==> flow/design.v <==
module ALU(
    input clk,
    input[7:0] A,B,
  	input [3:0] ALU_Sel,
    output reg[7:0] ALU_out
);
  reg[7:0] ALU_result;
always@(posedge clk)  
    begin
        case(ALU_Sel)
            4'b0000:   
                ALU_result = A + B;
            4'b0001:   
                ALU_result = A - B;
            4'b0010:   
                ALU_result = A * B;
            4'b0011:   
                ALU_result = A / B;
            4'b0100:   
                ALU_result = ALU_result + A;
            4'b0101:   
                ALU_result = ALU_result * A;
            4'b0110:   
              ALU_result = ALU_result + (A * B);
            4'b0111:   
              ALU_result = {A[6:0], A[7]};
            4'b1000:   
              ALU_result = {A[0], A[7:1]};
            4'b1001:   
                ALU_result = A & B;
            4'b1010:   
                ALU_result = A | B;
            4'b1011:   
                ALU_result = A ^ B;
            4'b1100:   
              ALU_result = ~(A & B);
            4'b1101:   
              if (A == B) ALU_result = 8'hFF;
          	  else ALU_result = 0;
            4'b1110:   
              if (A > B) ALU_result = 8'hFF;
          	  else ALU_result = 0;
            4'b1111:   
              if (A < B) ALU_result = 8'hFF;
          	  else ALU_result = 0;
            default: ALU_result = A;
        endcase
        ALU_out <= ALU_result;
    end    
endmodule
==> Step by step through the tools: ALU <==
What the tools print for ALU, step after step.
Lines are those of the file above, counted from 1.
Cell names lack the library's common part.
{ "inputs": {"design": "ALU", "clock": "clk", "cell_library": "sky130hd", "lib_corner": "tt_025C_1v80"} }

==> Elaborated design <==
Source: Yosys, flattened and elaborated, memories not mapped. Widths are those after wreduce; folded enables and synchronous resets count as part of the registers. Registers that Yosys merges into a memory's read port (data or address) are not register bits. Print and check cells do not count. Equal cells are merged and count once.
{ "classes": {"addsub": 4, "n_mul": 2, "n_div": 1, "compare": 2, "eq_ne": 16, "mux": 4, "bitwise": 4, "n_reduce_logical": 1} }
{ "ops": {"columns": ["cell", "count"], "rows": [
  ["8-bit by 8-bit multiplier with 8-bit output", 2],
  ["8-bit parallel mux with 16-bit select", 1],
  ["8-bit by 8-bit divider with 8-bit output", 1],
  ["4-bit == test with constant B", 8],
  ["8-bit adder", 3],
  ["8-bit 2-to-1 mux", 3],
  ["4-bit by 3-bit == test with 1-bit output with constant B", 4],
  ["4-bit by 2-bit == test with 1-bit output with constant B", 2],
  ["8-bit subtractor", 1],
  ["8-bit greater-than comparator", 1],
  ["8-bit less-than comparator", 1],
  ["8-bit == test", 1],
  ["8-bit AND", 1],
  ["8-bit bitwise OR", 1],
  ["8-bit bitwise XOR", 1],
  ["8-bit inverter", 1],
  ["4-bit by 1-bit == test with 1-bit output with constant B", 1],
  ["4-bit zero test", 1]
]} }
{ "word_totals": {"reg_bits": 8, "in_bits": 21, "wordCells": 35} }

==> Depth <==
Longest topological path by Yosys (ltp), each cell counted once; first at word level (registers and memories cut), then after technology mapping (sequential cells cut; the memories' decode and read muxes count).
{ "depth": {"word_depth": 3, "abc_area": 0, "depth_mapped": 53, "depth_no_buf": 53} }

==> Synthesis result <==
The flow's flattened synthesis, as Yosys stat reports it; memories are mapped. The netlist is that of the ABC_AREA named above (0 if unset); the other value can give another one.
{ "synth_totals": {"stdcells": 687, "synth_area_um2": 5215.0, "seq_area_um2": 160.2, "ff_cells": 8, "n_buf": 26} }
{ "by_type": {"columns": ["cell_type", "count", "type_area_um2"], "rows": [
  ["ha_1", 102, 1.28E+03],
  ["fa_1", 27, 540.518],
  ["xnor2_1", 42, 367.853],
  ["inv_1", 75, 281.52],
  ["nor2_1", 71, 266.506],
  ["nand2_1", 55, 206.448],
  ["a21oi_1", 39, 195.187],
  ["o21a_1", 22, 165.158],
  ["dfxtp_1", 8, 160.154],
  ["o21ai_0", 32, 160.154],
  ["mux2_2", 14, 157.651],
  ["and2_1", 18, 112.608],
  ["nor3_1", 21, 105.101],
  ["clkbuf_1", 23, 86.333],
  ["a21o_1", 10, 75.072],
  ["xnor3_1", 3, 67.565],
  ["mux2i_1", 6, 60.058],
  ["nor2b_1", 9, 56.304]
]} }
Other cell types: 46; their cells: 110.

==> Timing after synthesis <==
Path of least setup slack by OpenSTA after synthesis, without wires, with an ideal clock, recovery checks aside; 20% of the period is set as input and as output delay. Where synthesis merged equal registers, the netlist keeps one of their names.
{ "synth_timing": {"path_kind": "input to register", "startpoint": "input port B[5]", "endpoint": "register ALU_result[0]", "clock_period_ns": 13.8, "input_delay_ns": 2.760, "setup_ns": 0.117, "t_arrival_ns": 13.181, "required_time_ns": 13.683, "setup_slack_ns": 0.502, "delay_ns": 10.538, "path_stages": 50, "synth_period_reached_ns": 13.298} }
"delay_ns" is the arrival time less input delay plus setup time.
"path_stages" counts driving pins, that of a launching flip-flop among them; a cell with two outputs on the path counts twice.
"synth_period_reached_ns" is the clock period less the worst setup slack; recovery checks do not enter. This is arithmetic on one report: input and output delays are still those of the set period (20% each).
At most two assigning lines are given for a register; there are more.
{ "synth_between": {"cell_sequence": "or4_4 -> or3_4 -> nor2_1 -> a21oi_1 -> a21oi_1 -> ha_1 -> a21oi_1 -> nor4_1 -> o22a_2 -> ha_1 -> o21a_1 -> o21ai_0 -> a21boi_2 -> mux2i_1 -> ha_1 -> o21a_1 -> o21a_1 -> o21a_1 -> [... 14 more ...] -> nor2_1 -> a21oi_1 -> ha_1 -> o21a_1 -> o21a_1 -> o21ai_0 -> a21oi_1 -> o21ai_0 -> a211oi_1 -> mux2_2 -> ha_1 -> o21a_1 -> o21a_1 -> o21a_1 -> o21a_1 -> o211ai_1 -> a21oi_1 -> o22a_1", "cells_between": 8, "cone_lines": 5, "cone_classes": "1 x div; 2 x compare; 1 x eq/ne; 4 x mux"} }
{ "synth_lines": {"columns": ["element", "line", "source"], "rows": [
  ["start: declaration", 3, "input[7:0] A,B,"],
  ["end: assignment", 12, "ALU_result = A + B;"],
  ["end: assignment", 14, "ALU_result = A - B;"],
  ["end: declaration", 7, "reg[7:0] ALU_result;"]
]} }
No chain of elaborated cells between the ends is given.

==> Worst path after layout <==
Path of least setup slack in the final report of record 1 (OpenROAD, finished layout, wires in). Where an end is a register, its clock arrival counts in the times.
{ "layout_timing": {"path_kind": "input to register", "startpoint": "input port B[6]", "endpoint": "register ALU_result[0]", "clock_period_ns": 10.1, "input_delay_ns": 2.02, "setup_ns": 0.11, "t_arrival_ns": 12.07, "required_time_ns": 10.24, "setup_slack_ns": -1.84, "path_stages": 52} }
At most two assigning lines are given for a register; there are more.
{ "layout_between": {"cell_sequence": "buf_6 -> or4_4 -> or3_4 -> nor2_4 -> a21oi_2 -> a21oi_1 -> ha_1 -> a21oi_2 -> nor4_2 -> o22a_2 -> ha_4 -> o21a_1 -> o21ai_2 -> a21boi_2 -> mux2i_1 -> ha_1 -> o21a_1 -> o21a_1 -> [... 16 more ...] -> ha_1 -> o21a_1 -> o21a_1 -> o21ai_2 -> a21oi_2 -> o21ai_2 -> a211oi_4 -> nor2_1 -> a21oi_1 -> ha_1 -> a21boi_2 -> o21a_1 -> o21a_1 -> o21a_1 -> o21a_1 -> o211ai_1 -> a21oi_1 -> o22a_1", "cells_between": 8, "cone_lines": 5, "cone_classes": "1 x div; 2 x compare; 1 x eq/ne; 4 x mux"} }
{ "layout_lines": {"columns": ["element", "line", "source"], "rows": [
  ["start: declaration", 3, "input[7:0] A,B,"],
  ["end: assignment", 12, "ALU_result = A + B;"],
  ["end: assignment", 14, "ALU_result = A - B;"],
  ["end: declaration", 7, "reg[7:0] ALU_result;"]
]} }
No chain of elaborated cells between the ends is given.

Add stored flow runs of ALU

2 stored runs of ALU in the flow (synthesis by Yosys, layout by OpenROAD, sky130hd cells), in arbitrary order. Constraints: input delay and output delay 20% of the set period each, output load 0.01 pF.
By "achievedPeriod_ns" is meant the clock period of the run minus its worst setup slack. This is arithmetic on one report: input and output delays are still those of the set period (20% each).
"worst_setup_path_time_ns" is the time allowed to the run's worst setup path (the clock period less input and output delay, where it has them) less its slack. Clock arrival times count: a late capture clock shortens it, a late launch clock lengthens it.
"final_power_mw" is the tool's figure for a default switching activity; nothing was simulated.
[
  {
    "run": "record 1",
    "settings": { "period_ns": 10.1, "CORE_UTILIZATION": 18, "SETUP_SLACK_MARGIN": 0.17, "PLACE_DENSITY_LB_ADDON": 0.05, "CELL_PAD_IN_SITES_GLOBAL_PLACEMENT": 3, "CELL_PAD_IN_SITES_DETAIL_PLACEMENT": 1, "CTS_CLUSTER_SIZE": 16, "CAP_MARGIN": 20, "CORE_MARGIN": 2, "SLEW_MARGIN": 20 },
    "results": { "finish.stdcell_area_um2": 7060.5, "achievedPeriod_ns": 11.938, "fin_ws_ns": -1.838, "dieArea_um2": 30349.1, "yosys_chip_area_um2": 5215.0, "final_power_mw": 0.8555, "total_negative_slack_ns": -2.579, "ws_hold_ns": 1.040, "worst_setup_path_time_ns": 9.92, "worst_path_kind": "input to register" }
  },
  {
    "run": "record 2",
    "settings": { "period_ns": 16.6, "SETUP_SLACK_MARGIN": 1.85, "CAP_MARGIN": 20, "CORE_MARGIN": 2, "CORE_UTILIZATION": 40, "SLEW_MARGIN": 20 },
    "results": { "yosys_chip_area_um2": 5215.0, "ws_hold_ns": 0.950, "fin_ws_ns": 2.453, "achievedPeriod_ns": 14.147, "final_power_mw": 0.4494, "worst_setup_path_time_ns": 10.83, "worst_path_kind": "input to register", "total_negative_slack_ns": 0.000, "finish.stdcell_area_um2": 5839.4, "dieArea_um2": 13966.5 }
  }
]
